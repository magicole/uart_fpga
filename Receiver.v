==> flow/design.v <==
`timescale 1ns / 1ps
module Receiver(
    input clr,
    input clk,
    input RCV,
    input RCV_ACK,
    output reg RCV_REQ,
    output reg [7:0] RCV_DATA
    );
	reg intnl_clk = 1; 
	reg[1:0] counter = 3; 
	reg[3:0] state = 4'b0; 
	reg[3:0] next_state = 4'b0;  
	parameter count_to = 3; 
	always@(posedge clk)
	begin
		if(clr)
		begin
			state <= 0; 
			intnl_clk <= 0; 
			RCV_DATA = 8'b0;
		end
		if(counter == count_to)
		begin
			counter <= 1'b0; 
			intnl_clk <= ~intnl_clk; 
			if(intnl_clk == 0)
			begin
				state <= next_state; 
			end
		end
		else
		begin
			counter <= counter + 1'b1; 
		end
		case(state)
			1: RCV_DATA[0] = RCV; 
			2: RCV_DATA[1] = RCV; 
			3: RCV_DATA[2] = RCV; 
			4: RCV_DATA[3] = RCV; 
			5: RCV_DATA[4] = RCV; 
			6: RCV_DATA[5] = RCV; 
			7: RCV_DATA[6] = RCV; 
			8:	RCV_DATA[7] = RCV; 
		endcase
	end
	always@(*)
	begin
		case(state)
			0: begin
				RCV_REQ = 0; 
				if(RCV == 0) begin
					next_state = 1; 
				end
				else begin
					next_state = 0; 
				end
			end
			1: begin
				RCV_REQ = 0;  
				next_state = 2; 
			end
			2: begin
				RCV_REQ = 0;  
				next_state = 3; 
			end
			3: begin
				RCV_REQ = 0;  
				next_state = 4; 
			end
			4: begin
				RCV_REQ = 0;  
				next_state = 5; 
			end
			5: begin
				RCV_REQ = 0;  
				next_state = 6; 
			end
			6: begin
				RCV_REQ = 0;  
				next_state = 7; 
			end
			7: begin
				RCV_REQ = 0;  
				next_state = 8; 
			end
			8: begin
				RCV_REQ = 0;  
				next_state = 9; 
			end
			9: begin
				RCV_REQ = 1;  
				if(RCV_ACK) begin
					next_state = 10; 
				end
				else begin
					next_state = 9; 
				end
			end
			10: begin
				RCV_REQ = 0; 
				if(!RCV_ACK) begin
					next_state = 0; 
				end
				else begin
					next_state = 10; 
				end
			end
			default: begin
				RCV_REQ = 0; 
				next_state = 0; 
			end
		endcase
	end
endmodule
## Reports on Receiver

Tool output for the design above, in the order of the flow.
Lines are those of the file above, counted from 1.
Library cell names are shortened.
Not given: -

- Top module: Receiver
- Clock input: clk
- Cell library: sky130hd
- Timing corner: tt_025C_1v80

## Word level

Yosys after proc, flatten, opt, wreduce and memory -nomap, before mapping. Memory bits, and registers merged into a memory's read port (data or address), are not among the register bits. Print and check cells are not counted. Equal cells are merged and count once.

- $add $sub $neg: 1
- Multipliers: 0
- Divide/modulo/power cells: 0
- Order comparisons: 0
- Equal/unequal tests: 11
- Shift-type cells: 0
- Muxes and demuxes: 19
- Bitwise logic cells: 1
- Reductions and logical operators: 10

Operators with widths:

| operator | count |
|---|---|
| 4-bit case mux with 11-bit select | 1 |
| 2-bit nonzero test | 9 |
| 4-bit by 3-bit equality test with 1-bit output (second input constant) | 4 |
| 4-bit 2-to-1 mux | 4 |
| 4-bit equality test (second input constant) | 3 |
| 1-bit 2-to-1 mux | 12 |
| 4-bit by 2-bit equality test with 1-bit output (second input constant) | 2 |
| 8-bit 2-to-1 mux | 1 |
| 4-bit by 1-bit equality test with 1-bit output (second input constant) | 1 |
| 4-bit logical NOT | 1 |
| 2-bit by 1-bit adder with 2-bit output (second input constant) | 1 |
| 2-bit equality test (second input constant) | 1 |
| 2-bit 2-to-1 mux | 1 |
| 1-bit inverter | 1 |

- Flip-flop bits (word level): 15
- Bits in latches: 0
- RAM bits: 0
- ROM bits: 0
- Word width x clocked read ports: 0
- Memory cells: 0
- Input bits: 4
- Output and inout port bits: 9
- Word-level cells: 53

## Logic depth

Longest topological path by Yosys (ltp), each cell counted once; first at word level (registers and memories cut), then after technology mapping (sequential cells cut; the memories' decode and read muxes count).

- Word-level depth: 4
- ABC_AREA: 0
- Gate-level depth with buffers: 5
- Mapped depth without buffers: 5

## Netlist

The flow's flattened synthesis, as Yosys stat reports it; memories are mapped. The netlist is that of the ABC_AREA named above (0 if unset); the other value can give another one.

- Cell count: 71
- Chip area (Yosys): 739.5 µm²
- Sequential part of the area: 390.4 µm²
- Mapped flip-flops: 15
- Buffers: 4

Cell types:

| type | count | area in all (µm²) |
|---|---|---|
| edfxtp_1 | 9 | 270.259 |
| dfxtp_1 | 6 | 120.115 |
| nor2_1 | 12 | 45.043 |
| a21o_1 | 5 | 37.536 |
| nand2b_1 | 5 | 31.28 |
| a211oi_1 | 3 | 22.522 |
| nor2b_1 | 3 | 18.768 |
| a31o_2 | 2 | 17.517 |
| or2b_1 | 2 | 15.014 |
| ha_1 | 1 | 12.512 |
| or2_2 | 2 | 12.512 |
| buf_6 | 1 | 11.261 |
| nand2_1 | 3 | 11.261 |
| a211o_2 | 1 | 10.01 |
| a32o_1 | 1 | 10.01 |
| nor3_1 | 2 | 10.01 |
| or4b_1 | 1 | 10.01 |
| a211o_1 | 1 | 8.758 |

Not listed: further types 10, cells in them 11.

## Worst setup path after synthesis

Path of least setup slack by OpenSTA after synthesis, without wires, with an ideal clock, recovery checks aside; 20% of the period is set as input and as output delay. Where synthesis merged equal registers, the netlist keeps one of their names.

- Path kind: register to register
- Start point: register state[3]
- End point: register state[0]
- Clock period: 1290 ps
- Library setup time: 117 ps
- Launch time at the first pin: 0 ps
- Data arrival time: 1131 ps
- Required time: 1173 ps
- Path slack: 42 ps
- Delay of the path: 1248 ps
- Stages: 4
- Path buffers: 1
- Synthesis period reached: 1248 ps

"delay of the path" is the arrival time less input delay plus setup time.
"stages": output pins that drive a net of the path, with the launching flip-flop's if there is one; two outputs of one cell count as two.
"synthesis period reached" is the clock period less the worst setup slack; recovery checks do not enter. This is arithmetic on one report: input and output delays are still those of the set period (20% each).
The rows between start and end are the longest chain of elaborated cells between them; the timing report does not say that the signal goes this way. Where chains are equally long, one stands for them.
A line is the first line of the expression or statement that the cell stems from. Yosys adds cells for indexed reads and writes and turns some case tables into memories.

- Cells stage by stage: dfxtp_1 -> buf_6 -> or4b_1 -> a32o_1
- Length of the longest elaborated chain: 4
- Elaborated cells between the ends (all ways): 14
- Those cells by class: eq/ne (10); mux (3); reduce/logical (1)

Ends and longest elaborated chain, post-synthesis:

| element | line | text |
|---|---|---|
| from (decl) | 12 | `reg[3:0] state = 4'b0;` |
| from (assign) | 19 | `state <= 0;` |
| from (assign) | 29 | `state <= next_state;` |
| 4-bit equality test | 49 | `case(state)` |
| 4-bit case mux with 11-bit select | 49 |  |
| 4-bit 2-to-1 mux | 27 | `if(intnl_clk == 0)` |
| 4-bit 2-to-1 mux | 23 | `if(counter == count_to)` |
| to (assign) | 19 |  |
| to (assign) | 29 |  |
| to (decl) | 12 |  |

## Timing after layout

Path of least setup slack in the final report of run A (OpenROAD, finished layout, wires in). Where an end is a register, its clock arrival counts in the times.
The path's times are printed in steps of 10 ps; the period is the one set.

- Path kind: register to output
- Start point: register state[3]
- End point: output port RCV_REQ
- Clock period: 1660 ps
- Output delay: 330 ps
- Launch time at the first pin: 290 ps
- Data arrival time: 1250 ps
- Required time: 1330 ps
- Path slack: 80 ps
- Stages: 4
- Path buffers: 1

The rows between start and end are the longest chain of elaborated cells between them; the timing report does not say that the signal goes this way. Where chains are equally long, one stands for them.

- Cells stage by stage: dfxtp_1 -> or2b_1 -> nor2_1 -> dlygate4sd2_1
- Length of the longest elaborated chain: 2
- Elaborated cells between the ends (all ways): 2
- Source lines of those cells: 1
- Those cells by class: eq/ne (1); mux (1)

Ends and longest elaborated chain, post-layout:

| element | line | text |
|---|---|---|
| from (decl) | 12 | `reg[3:0] state = 4'b0;` |
| from (assign) | 19 | `state <= 0;` |
| from (assign) | 29 | `state <= next_state;` |
| 4-bit equality test | 49 | `case(state)` |
| 1-bit 2-to-1 mux | 49 |  |
| to (decl) | 7 | `output reg RCV_REQ,` |

==> results <==
Module Receiver, platform sky130hd: 2 stored runs of the flow (Yosys, OpenROAD) with differing settings, in no particular order. Input and output delays are each 20% of the period that was set; the output load is 0.01 pF.
"achieved clock period" means the clock period less the worst setup slack. The figure is calculated, with input and output delays left at 20% of the set period.
"time of the worst setup path" is the time allowed to the run's worst setup path (the clock period less input and output delay, where it has them) less its slack. Clock arrival times count: a late capture clock shortens it, a late launch clock lengthens it.
By "total power of the final layout" is meant OpenSTA's value without simulated activity: inputs other than the clock are taken to toggle once in ten clock periods, and the tool carries that through the logic.
"time of the worst setup path" is given in steps of 10 ps.

### Run A

Settings: `period_ns=1.66`, `CORE_UTILIZATION=45`, `SETUP_SLACK_MARGIN=-0.16`, `PLACE_DENSITY_LB_ADDON=0.28`, `MIN_ROUTING_LAYER=met2`, `MAX_ROUTING_LAYER=met4`, `CAP_MARGIN=20`, `CORE_MARGIN=2`, `SLEW_MARGIN=20`

- Total negative slack on setup checks: 0 ps
- Standard-cell area after routing: 925.9 µm²
- Total power of the final layout: 0.6793 mW
- Smallest hold slack: 421 ps
- Achieved clock period: 1584 ps
- Total die area: 1983.4 µm²
- Post-layout utilization: 0.608
- Netlist area reported by Yosys: 739.5 µm²
- Worst setup slack after layout: 76 ps
- Time of the worst setup path: 1250 ps
- Critical path kind: register to output

### Run B

Settings: `period_ns=1.9`, `CORE_UTILIZATION=18`, `PLACE_DENSITY_LB_ADDON=0.07`, `CORE_MARGIN=4`, `CELL_PAD_IN_SITES_DETAIL_PLACEMENT=0`, `TNS_END_PERCENT=80`, `GPL_TIMING_DRIVEN=1`, `MAX_ROUTING_LAYER=met4`, `CAP_MARGIN=20`, `SLEW_MARGIN=20`

- Total negative slack on setup checks: 0 ps
- Standard-cell area after routing: 973.4 µm²
- Total power of the final layout: 0.6685 mW
- Smallest hold slack: 416 ps
- Achieved clock period: 1659 ps
- Total die area: 5197.7 µm²
- Post-layout utilization: 0.243
- Netlist area reported by Yosys: 739.5 µm²
- Worst setup slack after layout: 241 ps
- Time of the worst setup path: 1280 ps
- Critical path kind: register to output
