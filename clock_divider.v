==> flow/design.v <==
`timescale 1ns / 1ps
module clock_divider(
    input clk,
    output reg clk_out = 1'b0
    );
	 reg [9:0] counter = 10'b0;  
	 parameter count_to = 651;  
	always@(posedge clk)
	begin	
		if(counter == count_to)  
		begin
			counter <= 10'b0; 
			clk_out <= ~clk_out;
		end
		else
			counter <= counter + 1'b1;  
	end
endmodule
[Tool chain data of clock_divider]
What the tools print for clock_divider, step after step.
Lines are those of the file above, counted from 1.
Cell names lack the library's common part.
The mark - stands for no value.
Set-up
  design top: clock_divider
  clock: clk
  standard-cell library: sky130hd
  timing corner: tt_025C_1v80

[Elaborated design]
Source: Yosys, flattened and elaborated, memories not mapped. Widths are those after wreduce; folded enables and synchronous resets count as part of the registers. Registers that Yosys merges into a memory's read port (data or address) are not register bits. Print and check cells do not count. Equal cells are merged and count once.
Operators by class
  equality and inequality tests: 1
  bitwise logic cells: 1
  add/sub/neg operators: 1
Operators with widths (number)
  adder 10 x 1 -> 10 bit (second input constant): 1
  equality test 10 bit (second input constant): 1
  NOT 1 bit: 1
Word-level totals
  register bits: 11
  word-level cells: 5
  input port bits: 1
  output and inout port bits: 1

[Longest topological paths]
Depth = most cells in a row (Yosys ltp): at word level without a register or memory, in the mapped netlist without a sequential cell, where the memories' decode and read muxes count.
Depth
  depth after elaboration: 1
  ABC_AREA: 0
  depth in mapped cells: 4
  gate-level depth less buffers: 4

[Netlist]
The flow's flattened synthesis, as Yosys stat reports it; memories are mapped. The netlist is that of the ABC_AREA named above (0 if unset); the other value can give another one.
The area totals of this step are shown rounded.
Cells by type
  dfxtp_1: number 10, area in all 200.192 µm²
  edfxtp_1: number 1, area in all 30.029 µm²
  xor2_1: number 3, area in all 26.275 µm²
  nand3_1: number 4, area in all 20.019 µm²
  nor3_4: number 1, area in all 16.266 µm²
  nand2_1: number 4, area in all 15.014 µm²
  nor2_1: number 4, area in all 15.014 µm²
  or4b_4: number 1, area in all 13.763 µm²
  ha_1: number 1, area in all 12.512 µm²
  a21oi_1: number 2, area in all 10.01 µm²
  o21ai_0: number 2, area in all 10.01 µm²
  xnor2_1: number 1, area in all 8.758 µm²
  inv_1: number 2, area in all 7.507 µm²
  nand3b_1: number 1, area in all 7.507 µm²
  o31ai_1: number 1, area in all 7.507 µm²
  or4_1: number 1, area in all 7.507 µm²
  nand2b_1: number 1, area in all 6.256 µm²
  nand4_1: number 1, area in all 6.256 µm²
Other cell types: 5; their cells: 5.
Synthesis totals
  sequential area: 230 µm²
  flip-flop cells: 11
  buffer cells: 0
  cell count: 46
  synthesis area: 449 µm²

[Timing after synthesis]
OpenSTA on the mapped netlist: ideal clock, no wires. The path of least setup slack (recovery checks aside). Input and output delay are each 20% of the period. Register names are those of the netlist, which keeps one name where synthesis merged equal registers.
Path post-synthesis
  path kind: reg-to-reg
  start: register counter[6]
  end: register clk_out
  slack: -0.055 ns
  path buffers: 0
  arrival time: 1.111 ns
  launch time at the first pin: 0.000 ns
  period: 1.38 ns
  library setup time: 0.323 ns
  required time: 1.057 ns
  path delay: 1.434 ns
  driving pins on the path: 3
  synthesis period reached: 1.435 ns
"path delay" is the arrival time less input delay plus setup time.
"driving pins on the path" counts driving pins, that of a launching flip-flop among them; a cell with two outputs on the path counts twice.
"synthesis period reached" is the clock period less the worst setup slack; recovery checks do not enter. This is arithmetic on one report: input and output delays are still those of the set period (20% each).
The rows between start and end are the longest chain of elaborated cells between them; the timing report does not say that the signal goes this way. Where chains are equally long, one stands for them.
Each line given opens the expression or statement behind the cell; cells for indexed reads and writes are added by Yosys, which also makes memories of some case tables.
Between the ends, post-synthesis
  cells stage by stage: dfxtp_1 or4b_4 nor3_4
  length of the longest elaborated chain: 1
  elaborated cells between the ends (all ways): 1
  RTL lines with such cells: 1
  those cells by class: eq/ne (1)
Ends and longest elaborated chain, post-synthesis
  from (decl): line 6  | reg [9:0] counter = 10'b0;
  from (assign): line 12  | counter <= 10'b0;
  from (assign): line 16  | counter <= counter + 1'b1;
  equality test 10 bit: line 10  | if(counter == count_to)
  to (assign): line 13  | clk_out <= ~clk_out;
  to (decl): line 4  | output reg clk_out = 1'b0

[Worst path after layout]
Path of least setup slack in the final report of entry A (OpenROAD, finished layout, wires in). Where an end is a register, its clock arrival counts in the times.
Path after layout
  path kind: reg-to-output
  start: register clk_out
  end: output clk_out
  driving pins on the path: 2
  required time: 1.22 ns
  arrival time: 1.15 ns
  period: 1.52 ns
  external output delay: 0.30 ns
  launch time at the first pin: 0.27 ns
  slack: 0.07 ns
  path buffers: 1
Between the ends, after layout
  cells stage by stage: edfxtp_1 clkdlybuf4s50_1
  length of the longest elaborated chain: 0
  elaborated cells between the ends (all ways): 0
  RTL lines with such cells: 0
Ends and longest elaborated chain, after layout
  from (decl): line 4  | output reg clk_out = 1'b0
  from (assign): line 13  | clk_out <= ~clk_out;
  to (decl): line 4

FLOW RESULTS
============

Top module clock_divider; platform sky130hd; tools Yosys and OpenROAD; 2 stored runs in no particular order. Input and output delays are each 20% of the period that was set; the output load is 0.01 pF.
"period achieved" means the clock period less the worst setup slack. The figure is calculated, with input and output delays left at 20% of the set period.
"critical setup path time" means the part of the period allowed to the worst setup path (the constraints hold back 20% at inputs and 20% at outputs) less its slack; where the path has registers, the arrival times of their clocks count too.
"overall power": no workload was simulated; the value follows from the tool's default switching activity.
Results are given in rounded form.

==> entry A: settings <==
{ "period_ns": 1.52, "CAP_MARGIN": 20, "CORE_MARGIN": 2, "CORE_UTILIZATION": 40, "SLEW_MARGIN": 20 }
==> entry A: results <==
worst hold slack after layout: 0.486 ns
worst setup slack after layout: 0.068 ns
overall power: 487 uW
standard-cell area after layout: 512 µm²
setup TNS: 0.000 ns
area inside the die boundary: 1410 µm²
critical setup path time: 1.15 ns
critical path type: reg-to-output
Yosys chip area after synthesis: 449 µm²
period achieved: 1.452 ns
utilization of the finished layout: 0.473

==> entry B: settings <==
{ "period_ns": 2.31, "CORE_UTILIZATION": 25, "PLACE_DENSITY": 0.4, "CELL_PAD_IN_SITES_GLOBAL_PLACEMENT": 3, "CELL_PAD_IN_SITES_DETAIL_PLACEMENT": 0, "TNS_END_PERCENT": 30, "CTS_CLUSTER_DIAMETER": 150, "SLEW_MARGIN": 35, "MAX_ROUTING_LAYER": "met5", "CAP_MARGIN": 20, "CORE_MARGIN": 2 }
==> entry B: results <==
standard-cell area after layout: 517 µm²
Yosys chip area after synthesis: 449 µm²
utilization of the finished layout: 0.303
critical setup path time: 1.14 ns
critical path type: reg-to-output
overall power: 321 uW
worst hold slack after layout: 0.492 ns
area inside the die boundary: 2150 µm²
period achieved: 1.600 ns
worst setup slack after layout: 0.710 ns
setup TNS: 0.000 ns
