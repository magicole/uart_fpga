==> flow/design.v <==
`timescale 1ns / 1ps
module Sender(
    input clr,
    input XMT_REQ,
    input [7:0] XMT_DATA,
    input clk,
    output reg XMT_ACK,
    output reg XMT
    );
	reg intnl_clk = 0; 
	reg[1:0] counter = 0; 
	reg[3:0] state = 4'b0; 
	reg[3:0] next_state = 4'b0;  
	reg[7:0] temp_data = 7'b0; 
	parameter count_to = 3; 
	always@(posedge clk) 
	begin
		if(clr) begin
			state <= 0; 
			intnl_clk <= 0; 
		end
		if(counter == count_to) begin
			counter <= 1'b0; 
			intnl_clk <= ~intnl_clk; 
			if(intnl_clk == 0) begin
				state <= next_state; 
			end
		end 
		else begin
			counter <= counter + 1'b1; 
		end
	end
	always@(*) begin
		XMT <= 1;
		case(state)
			0: begin
				if(XMT_REQ)begin
					temp_data = XMT_DATA;
					next_state = 1;
					XMT <= 0;
				end 
				else begin
					next_state = 0;
				end
				XMT_ACK = 0;
			end
			1: begin
				temp_data = XMT_DATA;
				XMT <= temp_data[0];
				next_state = 2;
				XMT_ACK = 0;
			end
			2: begin
				temp_data = XMT_DATA;
				XMT <= temp_data[1];
				next_state = 3;
				XMT_ACK = 0;
			end
			3: begin
				temp_data = XMT_DATA;
				XMT <= temp_data[2];
				next_state = 4;
				XMT_ACK = 0;
			end
			4: begin
				temp_data = XMT_DATA;
				XMT <= temp_data[3];
				next_state = 5;
				XMT_ACK = 0;
			end
			5: begin
				temp_data = XMT_DATA;
				XMT <= temp_data[4];
				next_state = 6;
				XMT_ACK = 0;
			end
			6: begin
				temp_data = XMT_DATA;
				XMT <= temp_data[5];
				next_state = 7;
				XMT_ACK = 0;
			end
			7: begin
				temp_data = XMT_DATA;
				XMT <= temp_data[6];
				next_state = 8;
				XMT_ACK = 0;
			end
			8: begin
				temp_data = XMT_DATA;
				XMT <= temp_data[7];
				next_state = 9;
				XMT_ACK = 0;
			end
			9: begin
				temp_data = XMT_DATA;
				XMT_ACK = 1;
				if(!XMT_REQ)begin
					next_state = 10;
				end else begin
					next_state = 9;
				end
			end
			10:begin
				XMT_ACK = 0;
				next_state = 0;
			end 
			default: begin
				next_state = 0;
				temp_data = 0;
				XMT_ACK = 0;
			end
		endcase
	end
endmodule
# From RTL to reports: Sender
# The steps from the RTL of Sender to its reports follow in flow order.
# Line numbers count from 1 in the design file above.
# A cell with n/a has no value.
# inputs
top_module	Sender
clock	clk
library	sky130hd
pvt_corner	tt_025C_1v80

# Word level
# Source: Yosys, flattened and elaborated, memories not mapped. Widths are those after wreduce. Registers that Yosys merges into a memory's read port (data or address) are not register bits. Print and check cells do not count. Equal cells are merged and count once.
# bits
regBits	7
word_cells	28
output_inout_bits	2
# op_classes
addsub	1
n_logic	1
n_mux	11
n_reduce_logical	2
eq_ne	10
# ops
operator	n
4-bit case mux with 10-bit select	1
4-bit by 3-bit equality test with 1-bit output (second input constant)	4
4-bit 2-to-1 mux	3
1-bit case mux with 9-bit select	1
4-bit by 2-bit equality test with 1-bit output (second input constant)	2
4-bit equality test (second input constant)	2
1-bit 2-to-1 mux	5
4-bit by 1-bit equality test with 1-bit output (second input constant)	1
4-bit logical NOT	1
2-bit by 1-bit adder with 2-bit output (second input constant)	1
2-bit equality test (second input constant)	1
2-bit nonzero test	1
2-bit 2-to-1 mux	1
1-bit inverter	1

# Logic depth
# Yosys ltp: most cells in a row. Word level: on the elaborated netlist, between registers, memories and ports. Mapped: between sequential cells and ports; inverters and the memories' decode and read muxes count.
# logic_depth
ltp_word	4
ABC_AREA	0
mapped_depth	5

# Netlist
# The flow's flattened synthesis, as Yosys stat reports it; memories are mapped. The netlist is that of the ABC_AREA named above (0 if unset); the other value can give another one.
# types
cell	n
sky130_fd_sc_hd__dfxtp_1	6
sky130_fd_sc_hd__edfxtp_1	1
sky130_fd_sc_hd__buf_6	2
sky130_fd_sc_hd__mux4_2	1
sky130_fd_sc_hd__nand3_1	4
sky130_fd_sc_hd__nor2_1	5
sky130_fd_sc_hd__and2_2	2
sky130_fd_sc_hd__o21ai_0	3
sky130_fd_sc_hd__ha_1	1
sky130_fd_sc_hd__nand2b_1	2
sky130_fd_sc_hd__o22ai_1	2
sky130_fd_sc_hd__inv_1	3
sky130_fd_sc_hd__mux2_2	1
sky130_fd_sc_hd__a32o_1	1
sky130_fd_sc_hd__buf_2	2
sky130_fd_sc_hd__mux2i_1	1
sky130_fd_sc_hd__o32a_1	1
sky130_fd_sc_hd__a32oi_1	1
# Other cell types: 10; their cells: 10.
# synth_totals
stdcells	49
synth_area_um2	440.4
ffs	7
n_buf	4

# Timing after synthesis
# Source: OpenSTA report_checks on the synthesized netlist (no wires, ideal clock, input and output delay 20% of the period each), path of least setup slack; recovery checks are left aside. Register names are those of the netlist, which keeps one name where synthesis merged equal registers.
# synth_timing
kind	reg-to-output
start	register state[0]
end	output XMT
out_delay_ns	0.308
driving_pins	5
tclk_ns	1.54
path_delay_ns	1.144
n_path_buf	1
arrival_ns	1.144
path_slack_ns	0.088
t_first_pin_ns	0.000
period_less_setup_slack_ns	1.452
# "path_delay_ns" is the arrival time less input delay plus setup time.
# A path that ends at an output port has no setup time.
# "driving_pins" counts driving pins, that of a launching flip-flop among them; a cell with two outputs on the path counts twice.
# "period_less_setup_slack_ns" = period - worst setup slack (recovery checks aside). The figure is calculated, with input and output delays left at 20% of the set period.
# The rows between start and end are the longest chain of elaborated cells between them; the timing report does not say that the signal goes this way. Where chains are equally long, one stands for them.
# A line is the first line of the expression or statement that the cell stems from. Yosys adds cells for indexed reads and writes and turns some case tables into memories.
# synth_between
path_cell_list	sky130_fd_sc_hd__dfxtp_1 -> sky130_fd_sc_hd__buf_6 -> sky130_fd_sc_hd__mux4_2 -> sky130_fd_sc_hd__nand3_1 -> sky130_fd_sc_hd__nand4_1
elab_chain_cells	2
cone_cells	10
cone_lines	1
classes_between	8 x eq/ne; 1 x mux; 1 x reduce/logical
# synth_lines
element	line	source
start: declaration	12	reg[3:0] state = 4'b0;
start: assignment	19	state <= 0;
start: assignment	26	state <= next_state;
4-bit equality test	35	case(state)
1-bit case mux with 9-bit select	35
end: declaration	8	output reg XMT

# module Sender, platform sky130hd, 2 stored runs of the flow under differing settings, order arbitrary. Input and output delays are each 20% of the period that was set; the output load is 0.01 pF.
# Among the settings, -- means not set for that run.
stored run	period_ns	CORE_UTILIZATION	SETUP_SLACK_MARGIN	PLACE_DENSITY_LB_ADDON	CORE_MARGIN	TNS_END_PERCENT	ABC_AREA	GPL_ROUTABILITY_DRIVEN	CTS_CLUSTER_SIZE	CTS_CLUSTER_DIAMETER	MIN_ROUTING_LAYER	CAP_MARGIN	SLEW_MARGIN	PLACE_DENSITY	CORE_ASPECT_RATIO	GPL_TIMING_DRIVEN
flow run 1	1.89	48	-0.18	0.05	5	100	0	0	44	209	met2	20	20	--	--	--
flow run 2	2.11	58	--	--	2	100	1	0	24	--	--	20	20	0.58	0.5	0
# Flow run 1: no results, floorplanning failed with PDN-0185
# Flow run 2: no results, floorplanning failed with PDN-0185
